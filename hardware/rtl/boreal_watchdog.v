==> flow/design.v <==
module boreal_watchdog #(
    parameter CLK_FREQ = 100_000_000,
    parameter TIMEOUT_MS = 200
)(
    input  wire        clk,
    input  wire        rst_n,
    input  wire [31:0] s_axi_awaddr,
    input  wire        s_axi_awvalid,
    output reg         s_axi_awready,
    input  wire [31:0] s_axi_wdata,
    input  wire [3:0]  s_axi_wstrb,
    input  wire        s_axi_wvalid,
    output reg         s_axi_wready,
    output reg  [1:0]  s_axi_bresp,
    output reg         s_axi_bvalid,
    input  wire        s_axi_bready,
    input  wire [31:0] s_axi_araddr,
    input  wire        s_axi_arvalid,
    output reg         s_axi_arready,
    output reg  [31:0] s_axi_rdata,
    output reg  [1:0]  s_axi_rresp,
    output reg         s_axi_rvalid,
    input  wire        s_axi_rready,
    input  wire [7:0]  fw_act,
    input  wire [15:0] fw_val,
    output reg  [7:0]  hw_act,
    output reg  [15:0] hw_val,
    output wire [31:0] dbg_timer,
    output wire        dbg_safe_state
);
    localparam MAX_CYCLES = 10;
    reg [31:0] timer = 0;
    reg        safe_state = 1'b1;
    reg        force_safe = 1'b0;
    assign dbg_timer = timer;
    assign dbg_safe_state = safe_state;
    always @(posedge clk or negedge rst_n) begin
        if (!rst_n) begin
            s_axi_awready <= 1'b1;
            s_axi_wready  <= 1'b1;
            s_axi_bvalid  <= 1'b0;
            s_axi_bresp   <= 2'b00;
            s_axi_arready <= 1'b1;
            s_axi_rvalid  <= 1'b0;
            s_axi_rdata   <= 32'b0;
            s_axi_rresp   <= 2'b00;
            timer <= 0;
            safe_state <= 1'b1;
            force_safe <= 1'b0;
        end else begin
            if (s_axi_awvalid && s_axi_wvalid && s_axi_awready && s_axi_wready) begin
                s_axi_awready <= 1'b0;
                s_axi_wready  <= 1'b0;
                s_axi_bvalid  <= 1'b1;
                if (s_axi_awaddr[7:0] == 8'h08) begin
                    force_safe <= s_axi_wdata[0];
                end
            end else begin
                s_axi_awready <= 1'b1;
                s_axi_wready  <= 1'b1;
                if (s_axi_bvalid && s_axi_bready) s_axi_bvalid <= 1'b0;
            end
            if (s_axi_awvalid && s_axi_wvalid && s_axi_awready && s_axi_wready && 
                s_axi_awaddr[7:0] == 8'h04 && s_axi_wdata == 32'h1CEB00DA) begin
                timer <= 0;
                safe_state <= force_safe;
            end else if (s_axi_awvalid && s_axi_wvalid && s_axi_awready && s_axi_wready && 
                         s_axi_awaddr[7:0] == 8'h08 && s_axi_wdata[0]) begin
                safe_state <= 1'b1;
            end else begin
                if (timer < MAX_CYCLES && !safe_state) begin
                    timer <= timer + 1;
                end else if (!safe_state) begin
                    safe_state <= 1'b1;
                end
            end
            if (s_axi_arvalid && s_axi_arready) begin
                s_axi_arready <= 1'b0;
                s_axi_rvalid  <= 1'b1;
                case (s_axi_araddr[7:0])
                    8'h00: s_axi_rdata <= {30'b0, force_safe, safe_state};
                    8'h0C: s_axi_rdata <= timer;
                    default: s_axi_rdata <= 32'hDEADBEEF;
                endcase
            end else if (s_axi_rvalid && s_axi_rready) begin
                s_axi_rvalid <= 1'b0;
                s_axi_arready <= 1'b1;
            end
        end
    end
    always @(*) begin
        if (safe_state) begin
            hw_act = 8'd1;   
            hw_val = 16'd1;  
        end else begin
            hw_act = fw_act;
            hw_val = fw_val;
        end
    end
endmodule
### Tool chain data of boreal_watchdog

What the tools print for boreal_watchdog, step after step.
Line numbers count from 1 in the design file above.
Operators carry their Yosys type and port widths (W data, S select, Z words).
Library cell names are shortened.
The mark -- stands for no value.

* top module: boreal_watchdog
* clock: clk
* cell library: sky130hd
* timing corner: tt_025C_1v80

### Word-level counts

Yosys after proc, flatten, opt, wreduce and memory -nomap, before mapping. Memory bits, and registers merged into a memory's read port (data or address), are not among the register bits. Print and check cells are not counted. Equal cells are merged and count once.

* register bits: 70
* bits of input ports: 131
* output and inout bits: 98
* elaborated cells: 50

* add/subtract/negate cells: 1
* order comparisons: 1
* eq/ne operators: 6
* muxes and demuxes: 16
* reduce/logical cells: 18

Operator list (number)
* $mux W32: 3
* $pmux W32 S2: 1
* $add A32 B1 Y32 const B: 1
* $eq A32 B29 Y1 const B: 1
* $lt A32 B4 Y1 const B: 1
* $eq A8 B4 Y1 const B: 2
* $mux W16: 1
* $logic_and A1 B1 Y1: 11
* $mux W1: 10
* $eq A8 B3 Y1 const B: 1
* $logic_not A8 Y1: 1
* $mux W8: 1
* $reduce_bool A2 Y1: 3
* $reduce_and A2 Y1: 2
* $ne A3 B3 Y1 const B: 1
* $ne A2 B2 Y1 const B: 1
* $logic_not A1 Y1: 1

### Depth

Depth = most cells in a row (Yosys ltp): at word level without a register or memory, in the mapped netlist without a sequential cell, where the memories' decode and read muxes count.

* depth in word-level cells: 7
* ABC_AREA: 0
* depth in mapped cells: 6
* gate-level depth less buffers: 5

### Synthesis result

Yosys stat after the flow's synthesis: flattened, memories mapped to cells. It holds for the ABC_AREA given above (unset counts as 0); a run with the other value may have another netlist.
The area totals of this step are shown rounded.

* standard cells after synthesis: 306
* chip area (Yosys): 3067 µm²
* area of sequential cells: 1755 µm²
* mapped flip-flops: 70
* buffer cells: 22

Cells by type
* dfrtp_1: number 67, area in all 1.68E+03 µm²
* o21ai_0: number 58, area in all 290.278 µm²
* nor2b_1: number 42, area in all 262.752 µm²
* nand2_1: number 45, area in all 168.912 µm²
* dfstp_2: number 3, area in all 78.826 µm²
* and2b_1: number 8, area in all 60.058 µm²
* clkbuf_1: number 15, area in all 56.304 µm²
* nor4_1: number 9, area in all 56.304 µm²
* buf_4: number 6, area in all 45.043 µm²
* nor4bb_1: number 4, area in all 40.038 µm²
* nor4_4: number 1, area in all 21.27 µm²
* mux2i_1: number 2, area in all 20.019 µm²
* a31oi_1: number 3, area in all 18.768 µm²
* inv_1: number 5, area in all 18.768 µm²
* nand4_1: number 3, area in all 18.768 µm²
* nor2_1: number 5, area in all 18.768 µm²
* or3_1: number 3, area in all 18.768 µm²
* a22o_1: number 2, area in all 17.517 µm²

Other cell types: 17; their cells: 25.

### Worst setup path after synthesis

Source: OpenSTA report_checks on the synthesized netlist (no wires, ideal clock, input and output delay 20% of the period each), path of least setup slack; recovery checks are left aside. Register names are those of the netlist, which keeps one name where synthesis merged equal registers.

* path type: input -> register
* start: in s_axi_awaddr[1]
* end: reg timer[0]
* period: 2490 ps
* library setup time: 125 ps
* launch time at the first pin: 498 ps
* arrival time: 2331 ps
* slack: 34 ps
* delay of the path: 1958 ps
* driving pins on the path: 6
* path buffers: 1
* synthesis period reached: 2456 ps

"delay of the path" is the arrival time less input delay plus setup time.
"driving pins on the path" counts driving pins, that of a launching flip-flop among them; a cell with two outputs on the path counts twice.
"synthesis period reached" is the clock period less the worst setup slack; recovery checks do not enter. This is arithmetic on one report: input and output delays are still those of the set period (20% each).
Between the ends stands the longest chain of elaborated cells between them, by number of cells; it is not shown to be the way that was timed. Of several equally long chains one is given.
A line is the first line of the expression or statement that the cell stems from. Yosys adds cells for indexed reads and writes and turns some case tables into memories.
At most two assigning lines are given for a register; there are more.

* cells stage by stage: or4_1 > or4_4 > or3_1 > buf_2 > nor3b_1 > mux2_2
* cells in the longest elaborated chain: 5
* elaborated cells on any way between the ends: 11
* classes of those cells: eq/ne (3); mux (2); reduce/logical (6)

RTL lines, path post-synthesis
* start, declared: RTL line 7 `input  wire [31:0] s_axi_awaddr,`
* $eq A8 B4 Y1: RTL line 68 `s_axi_awaddr[7:0] == 8'h08 && s_axi_wdata[0]) begin`
* $logic_and A1 B1 Y1 x2: RTL line 67 `end else if (s_axi_awvalid && s_axi_wvalid && s_axi_awready && s_axi_wready &&`
* $mux W32: RTL line 67
* $mux W32: RTL line 63 `if (s_axi_awvalid && s_axi_wvalid && s_axi_awready && s_axi_wready &&`
* end, assigned: RTL line 65 `timer <= 0;`
* end, assigned: RTL line 72 `timer <= timer + 1;`
* end, declared: RTL line 32 `reg [31:0] timer = 0;`

### Timing after layout

Path of least setup slack in the final report of job 2 (OpenROAD, finished layout, wires in). Where an end is a register, its clock arrival counts in the times.
The path's times are printed in steps of 10 ps; the period is the one set.

* path type: input -> register
* start: in s_axi_awaddr[1]
* end: reg timer[0]
* period: 4310 ps
* library setup time: 110 ps
* launch time at the first pin: 860 ps
* arrival time: 3350 ps
* slack: 1180 ps
* driving pins on the path: 7
* path buffers: 2

Between the ends stands the longest chain of elaborated cells between them, by number of cells; it is not shown to be the way that was timed. Of several equally long chains one is given.
At most two assigning lines are given for a register; there are more.

* cells stage by stage: clkdlybuf4s50_1 > or4_1 > or4_4 > nor4_4 > buf_4 > o21ai_0 > mux2_2
* cells in the longest elaborated chain: 5
* elaborated cells on any way between the ends: 11
* classes of those cells: eq/ne (3); mux (2); reduce/logical (6)

RTL lines, path after layout
* start, declared: RTL line 7 `input  wire [31:0] s_axi_awaddr,`
* $eq A8 B4 Y1: RTL line 68 `s_axi_awaddr[7:0] == 8'h08 && s_axi_wdata[0]) begin`
* $logic_and A1 B1 Y1 x2: RTL line 67 `end else if (s_axi_awvalid && s_axi_wvalid && s_axi_awready && s_axi_wready &&`
* $mux W32: RTL line 67
* $mux W32: RTL line 63 `if (s_axi_awvalid && s_axi_wvalid && s_axi_awready && s_axi_wready &&`
* end, assigned: RTL line 65 `timer <= 0;`
* end, assigned: RTL line 72 `timer <= timer + 1;`
* end, declared: RTL line 32 `reg [31:0] timer = 0;`

Appendix: measured runs

Module boreal_watchdog, platform sky130hd: 2 stored runs of the flow (Yosys, OpenROAD) with differing settings, in no particular order. Input and output delays are each 20% of the period that was set; the output load is 0.01 pF.
By "period reached" is meant the clock period of the run minus its worst setup slack. This is arithmetic on one report: input and output delays are still those of the set period (20% each).
"worst path time" = time allowed to the worst setup path (clock period - input delay - output delay, where it has them) - its slack; a late launch clock adds to it, a late capture clock takes from it.
"power consumption" rests on the timing tool's default activity at the inputs, not on a simulated workload.
"worst path time" is given in steps of 10 ps.
The measured numbers are rounded.

### Job 1

==> flow/run.sh <==
#!/bin/bash
# the make line also repeats the synthesis and layout settings of config.mk as NAME=value (left out here)
make -C /OpenROAD-flow-scripts/flow DESIGN_CONFIG=/design/flow/config.mk WORK_HOME=/design/flow/orfs CLKGATE_MAP_FILE= finish
==> flow/config.mk <==
export PLATFORM = sky130hd
export DESIGN_NAME = boreal_watchdog
export DESIGN_NICKNAME = boreal_watchdog
export VERILOG_FILES = /design/flow/design.v
export SDC_FILE = /design/flow/constraint.sdc
export NUM_CORES = 4
export LEC_CHECK = 0
export CAP_MARGIN = 0
export CELL_PAD_IN_SITES_GLOBAL_PLACEMENT = 0
export CORE_MARGIN = 2
export CORE_UTILIZATION = 63
export HOLD_SLACK_MARGIN = -0.06
export MAX_ROUTING_LAYER = met4
export PLACE_DENSITY_LB_ADDON = 0.16
export SLEW_MARGIN = 25
==> flow/constraint.sdc <==
create_clock -name core_clock -period 1.69 [get_ports {clk}]
set_input_delay 0.3380 -clock core_clock [delete_from_list [all_inputs] [get_ports {clk}]]
set_output_delay 0.3380 -clock core_clock [all_outputs]
set_load 0.01 [all_outputs]

Outcome of job 1: incomplete, placement halted on FLW-0024

### Job 2

==> flow/run.sh <==
#!/bin/bash
# the make line also repeats the synthesis and layout settings of config.mk as NAME=value (left out here)
make -C /OpenROAD-flow-scripts/flow DESIGN_CONFIG=/design/flow/config.mk WORK_HOME=/design/flow/orfs CLKGATE_MAP_FILE= finish
==> flow/config.mk <==
export PLATFORM = sky130hd
export DESIGN_NAME = boreal_watchdog
export DESIGN_NICKNAME = boreal_watchdog
export VERILOG_FILES = /design/flow/design.v
export SDC_FILE = /design/flow/constraint.sdc
export NUM_CORES = 4
export LEC_CHECK = 0
export CAP_MARGIN = 25
export CELL_PAD_IN_SITES_DETAIL_PLACEMENT = 0
export CELL_PAD_IN_SITES_GLOBAL_PLACEMENT = 0
export CORE_MARGIN = 2
export CORE_UTILIZATION = 16
export HOLD_SLACK_MARGIN = 0.18
export MIN_ROUTING_LAYER = met1
export PLACE_DENSITY_LB_ADDON = 0.23
export SLEW_MARGIN = 20
==> flow/constraint.sdc <==
create_clock -name core_clock -period 4.31 [get_ports {clk}]
set_input_delay 0.8620 -clock core_clock [delete_from_list [all_inputs] [get_ports {clk}]]
set_output_delay 0.8620 -clock core_clock [all_outputs]
set_load 0.01 [all_outputs]

Results of job 2:
- Period reached: 3127 ps
- Utilization after layout: 0.281
- Worst hold slack in the final report: 476 ps
- Worst setup slack after layout: 1183 ps
- Worst path time: 2270 ps
- Worst setup path kind: input -> register
- Synthesis area: 3067 µm²
- Overall die area: 20290 µm²
- Standard-cell area after routing: 5273 µm²
- Post-route setup TNS: 0 ps
- Power consumption: 2112 µW
